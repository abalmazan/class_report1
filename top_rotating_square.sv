==> flow/design.v <==
module disp_mux #(
  parameter int N = 18
)(
  input  logic        clk,
  input  logic        reset,
  input  logic [7:0]  in3, in2, in1, in0,
  output logic [3:0]  an,
  output logic [7:0]  sseg
);
  logic [N-1:0] q_reg;
  always_ff @(posedge clk or posedge reset) begin
    if (reset)
      q_reg <= '0;
    else
      q_reg <= q_reg + 1'b1;
  end
  always_comb begin
    case (q_reg[N-1:N-2])
      2'b00: begin an = 4'b1110; sseg = in0; end
      2'b01: begin an = 4'b1101; sseg = in1; end
      2'b10: begin an = 4'b1011; sseg = in2; end
      default: begin an = 4'b0111; sseg = in3; end
    endcase
  end
endmodule
module rotating_square_core #(
  parameter int STEP_M = 50_000_000
)(
  input  logic clk,
  input  logic reset,
  input  logic en,
  input  logic cw,
  output logic [7:0] in3, in2, in1, in0
);
  localparam int W = $clog2(STEP_M);
  logic [W-1:0] cnt;
  always_ff @(posedge clk or posedge reset) begin
    if (reset)
      cnt <= '0;
    else if (en)
      cnt <= (cnt == STEP_M-1) ? '0 : cnt + 1'b1;
  end
  wire step_tick = (cnt == STEP_M-1);
  logic [2:0] state_reg, state_next;
  always_ff @(posedge clk or posedge reset) begin
    if (reset)
      state_reg <= 3'd0;
    else if (step_tick)
      state_reg <= state_next;
  end
  always_comb begin
    state_next = state_reg;
    if (en && step_tick) begin
      if (cw)
        state_next = state_reg - 3'd1;
      else
        state_next = state_reg + 3'd1;
    end
  end
  localparam logic [7:0] BLANK  = 8'hFF;
  localparam logic [7:0] TOP    = 8'b1_0_0_1_1_1_0_0;  
  localparam logic [7:0] BOTTOM = 8'b1_0_1_0_0_0_1_1;  
  always_comb begin
    in3 = BLANK;
    in2 = BLANK;
    in1 = BLANK;
    in0 = BLANK;
    case (state_reg)
      3'd0: in3 = TOP;
      3'd1: in2 = TOP;
      3'd2: in1 = TOP;
      3'd3: in0 = TOP;
      3'd4: in0 = BOTTOM;
      3'd5: in1 = BOTTOM;
      3'd6: in2 = BOTTOM;
      3'd7: in3 = BOTTOM;
      default: ;
    endcase
  end
endmodule
module top_rotating_square (
  input  logic        CLK100MHZ,
  input  logic        BTNC,
  input  logic [15:0] SW,
  output logic [15:0] LED,
  output logic [7:0]  AN,
  output logic        CA, CB, CC, CD, CE, CF, CG, DP
);
  logic reset, en, cw;
  logic [7:0] in0, in1, in2, in3;
  logic [7:0] sseg;
  logic [3:0] an4;
  assign reset = BTNC;
  assign en    = SW[0];
  assign cw    = SW[1];
  rotating_square_core u_core (
    .clk   (CLK100MHZ),
    .reset (reset),
    .en    (en),
    .cw    (cw),
    .in3   (in3),
    .in2   (in2),
    .in1   (in1),
    .in0   (in0)
  );
  disp_mux u_mux (
    .clk   (CLK100MHZ),
    .reset (reset),
    .in3   (in3),
    .in2   (in2),
    .in1   (in1),
    .in0   (in0),
    .an    (an4),
    .sseg  (sseg)
  );
  assign AN = {4'b1111, an4};
  assign CA = sseg[0];
  assign CB = sseg[1];
  assign CC = sseg[2];
  assign CD = sseg[3];
  assign CE = sseg[4];
  assign CF = sseg[5];
  assign CG = sseg[6];
  assign DP = sseg[7];
  assign LED = 16'b0;
endmodule
# Step by step through the tools: top_rotating_square
# What the tools print for top_rotating_square, step after step.
# Lines are those of the file above, counted from 1.
# Operators carry their Yosys type and port widths (W data, S select, Z words).
# Library cell names are shortened.
inputs:
  design: "top_rotating_square"
  clock_port: "CLK100MHZ"
  library: "sky130hd"
  corner: "tt_025C_1v80"

# After elaboration
# Source: Yosys, flattened and elaborated, memories not mapped. Widths are those after wreduce. Registers that Yosys merges into a memory's read port (data or address) are not register bits. Print and check cells do not count. Equal cells are merged and count once.
# Yosys's memory passes give these memory sizes; they may raise the number of words (mostly to a power of two), join words into wider ones and drop unused or constant bits.
bits:
  reg_bits: 47
  romBits: 224
  n_memories: 1
  output_inout_bits: 32
  elab_cells: 18
classes:
  addsub: 4
  n_eq: 3
  n_mux: 4
  reduce_logical: 3
memory_table:
  columns: ["name", "words", "width", "rd", "write_ports", "line_no", "source"]
  rows:
  - ["(name not given)", 8, 28, 1, 0, 68, "case (state_reg)"]
ops:
  columns: ["cell", "n"]
  rows:
  - ["$add A26 B1 Y26 const B", 1]
  - ["$eq A26 B26 Y1 const B", 1]
  - ["$mux W26", 1]
  - ["$pmux W8 S3", 1]
  - ["$add A18 B1 Y18 const B", 1]
  - ["$pmux W4 S3", 1]
  - ["$add A3 B1 Y3 const B", 1]
  - ["$sub A3 B1 Y3 const B", 1]
  - ["$mux W3", 1]
  - ["$eq A2 B1 Y1 const B", 1]
  - ["$eq A2 B2 Y1 const B", 1]
  - ["$logic_not A2 Y1", 1]
  - ["$reduce_and A2 Y1", 1]
  - ["$logic_and A1 B1 Y1", 1]

# Longest topological paths
# Yosys ltp: most cells in a row. Word level: on the elaborated netlist, between registers, memories and ports. Mapped: between sequential cells and ports; inverters and the memories' decode and read muxes count.
logic_depth:
  word_depth: 3
  ABC_AREA: 1
  ltp_mapped: 10
  mapped_depth_nobuf: 9

# Mapped cells and area
# Yosys stat after the flow's synthesis: flattened, memories mapped to cells. It holds for the ABC_AREA given above (unset counts as 0); a run with the other value may have another netlist.
by_type:
  columns: ["type", "n", "area_total_um2"]
  rows:
  - ["dfrtp_1", 47, 1.18E+03]
  - ["nand2_1", 81, 304.042]
  - ["nor2_1", 60, 225.216]
  - ["buf_4", 25, 187.68]
  - ["nand3_1", 35, 175.168]
  - ["inv_1", 37, 138.883]
  - ["xor2_1", 15, 131.376]
  - ["xnor2_1", 14, 122.618]
  - ["nand4_1", 11, 68.816]
  - ["ha_1", 3, 37.536]
  - ["nand2_2", 6, 37.536]
  - ["nor2_2", 5, 31.28]
  - ["inv_2", 8, 30.029]
  - ["nand3_2", 3, 30.029]
  - ["nor3_1", 5, 25.024]
  - ["nor2_4", 2, 22.522]
  - ["fa_1", 1, 20.019]
  - ["nand3b_1", 2, 15.014]
# Other cell types: 13; their cells: 18.
synth_totals:
  cells: 378
  mapped_area_um2: 2900.3
  flip_flops: 47
  buf_cells: 28

# Timing after synthesis
# Path of least setup slack by OpenSTA after synthesis, without wires, with an ideal clock, recovery checks aside; 20% of the period is set as input and as output delay. Where synthesis merged equal registers, the netlist keeps one of their names.
synth_path:
  path_type: "register to output"
  from: "register u_core.state_reg[0]"
  to: "output CB"
  tclk_ns: 1.87
  launch_ns: 0.000
  arrival_time_ns: 1.331
  t_required_ns: 1.496
  slack_ns: 0.165
  delay_ns: 1.331
  path_stages: 7
  period_less_setup_slack_ns: 1.705
# "delay_ns" is the arrival time less input delay plus setup time.
# At an output port there is no setup time.
# "path_stages" counts driving pins, that of a launching flip-flop among them; a cell with two outputs on the path counts twice.
# "period_less_setup_slack_ns" is the clock period less the worst setup slack; recovery checks do not enter. This is arithmetic on one report: input and output delays are still those of the set period (20% each).
# The rows between start and end are the longest chain of elaborated cells between them; the timing report does not say that the signal goes this way. Where chains are equally long, one stands for them.
# Each line given opens the expression or statement behind the cell; cells for indexed reads and writes are added by Yosys, which also makes memories of some case tables.
# A memory read counts as a cell of the chain, while the word-level depth stops at memories.
synth_between:
  path_cell_list: "dfrtp_1 -> inv_1 -> nand3_1 -> a22o_1 -> nor2_1 -> o21ai_0 -> buf_4"
  elab_chain_len: 2
  cone_cells: 2
  cone_lines: 2
synth_lines:
  columns: ["element", "line_no", "source"]
  rows:
  - ["from (decl)", 44, "logic [2:0] state_reg, state_next;"]
  - ["from (assign)", 47, "state_reg <= 3'd0;"]
  - ["from (assign)", 49, "state_reg <= state_next;"]
  - ["$mem_v2 Z8 W28", 68, "case (state_reg)"]
  - ["$pmux W8 S3", 18, "case (q_reg[N-1:N-2])"]
  - ["to (decl)", 87, "output logic        CA, CB, CC, CD, CE, CF, CG, DP"]
# Some nets on the timed path still bear RTL names; the line given drives or declares the net.
synth_nets:
  columns: ["net", "line_no"]
  rows:
  - ["CA", 18]

# Timing after layout
# Path of least setup slack in the final report of run 1 (OpenROAD, finished layout, wires in). Where an end is a register, its clock arrival counts in the times.
layout_path:
  path_type: "register to output"
  from: "register u_mux.q_reg[16]"
  to: "output CB"
  tclk_ns: 3.08
  launch_ns: 0.29
  arrival_time_ns: 2.12
  t_required_ns: 2.46
  slack_ns: 0.35
  path_stages: 7
# The rows between start and end are the longest chain of elaborated cells between them; the timing report does not say that the signal goes this way. Where chains are equally long, one stands for them.
layout_between:
  path_cell_list: "dfrtp_1 -> inv_1 -> nor2_1 -> a22o_1 -> nor2_1 -> o21ai_0 -> clkdlybuf4s50_1"
  elab_chain_len: 2
  cone_cells: 4
  cone_lines: 1
layout_lines:
  columns: ["element", "line_no", "source"]
  rows:
  - ["from (decl)", 10, "logic [N-1:0] q_reg;"]
  - ["from (assign)", 13, "q_reg <= '0;"]
  - ["from (assign)", 15, "q_reg <= q_reg + 1'b1;"]
  - ["$eq A2 B2 Y1", 18, "case (q_reg[N-1:N-2])"]
  - ["$pmux W8 S3", 18, null]
  - ["to (decl)", 87, "output logic        CA, CB, CC, CD, CE, CF, CG, DP"]

# top_rotating_square through Yosys and OpenROAD on sky130hd: 2 stored runs, unordered, with their settings and measured results. The constraints put input and output delay at 20% of the set period each and load the outputs with 0.01 pF.
# "final_power_uw" rests on the timing tool's default activity at the inputs, not on a simulated workload.
runs:
  - name: "run 1"
    settings:
      period_ns: 3.08
      CORE_UTILIZATION: 17
      SETUP_SLACK_MARGIN: 0.47
      PLACE_DENSITY_LB_ADDON: 0.25
      TNS_END_PERCENT: 25
      ABC_AREA: 1
      CTS_CLUSTER_SIZE: 90
      CTS_CLUSTER_DIAMETER: 368
      CAP_MARGIN: 35
      SLEW_MARGIN: 25
      MIN_ROUTING_LAYER: "met2"
      MAX_ROUTING_LAYER: "met5"
      CORE_MARGIN: 2
    results:
      ys_area_um2: 2900.3
      total_die_area_um2: 18121.2
      tns_setup_ns: 0.000
      layout_utilization_pct: 20.0
      final_power_uw: 1395
      ws_setup_ns: 0.348
  - name: "run 2"
    settings:
      period_ns: 1.33
      CORE_UTILIZATION: 60
      SETUP_SLACK_MARGIN: 0.2
      PLACE_DENSITY: 0.43
      CORE_ASPECT_RATIO: 0.97
      CORE_MARGIN: 6
      GPL_TIMING_DRIVEN: 1
      CTS_CLUSTER_SIZE: 20
      CAP_MARGIN: 35
      SLEW_MARGIN: 20
    results:
      ys_area_um2: 2600.0
      total_die_area_um2: 6057.7
      tns_setup_ns: -18.032
      layout_utilization_pct: 94.9
      final_power_uw: 3338
      ws_setup_ns: -0.671
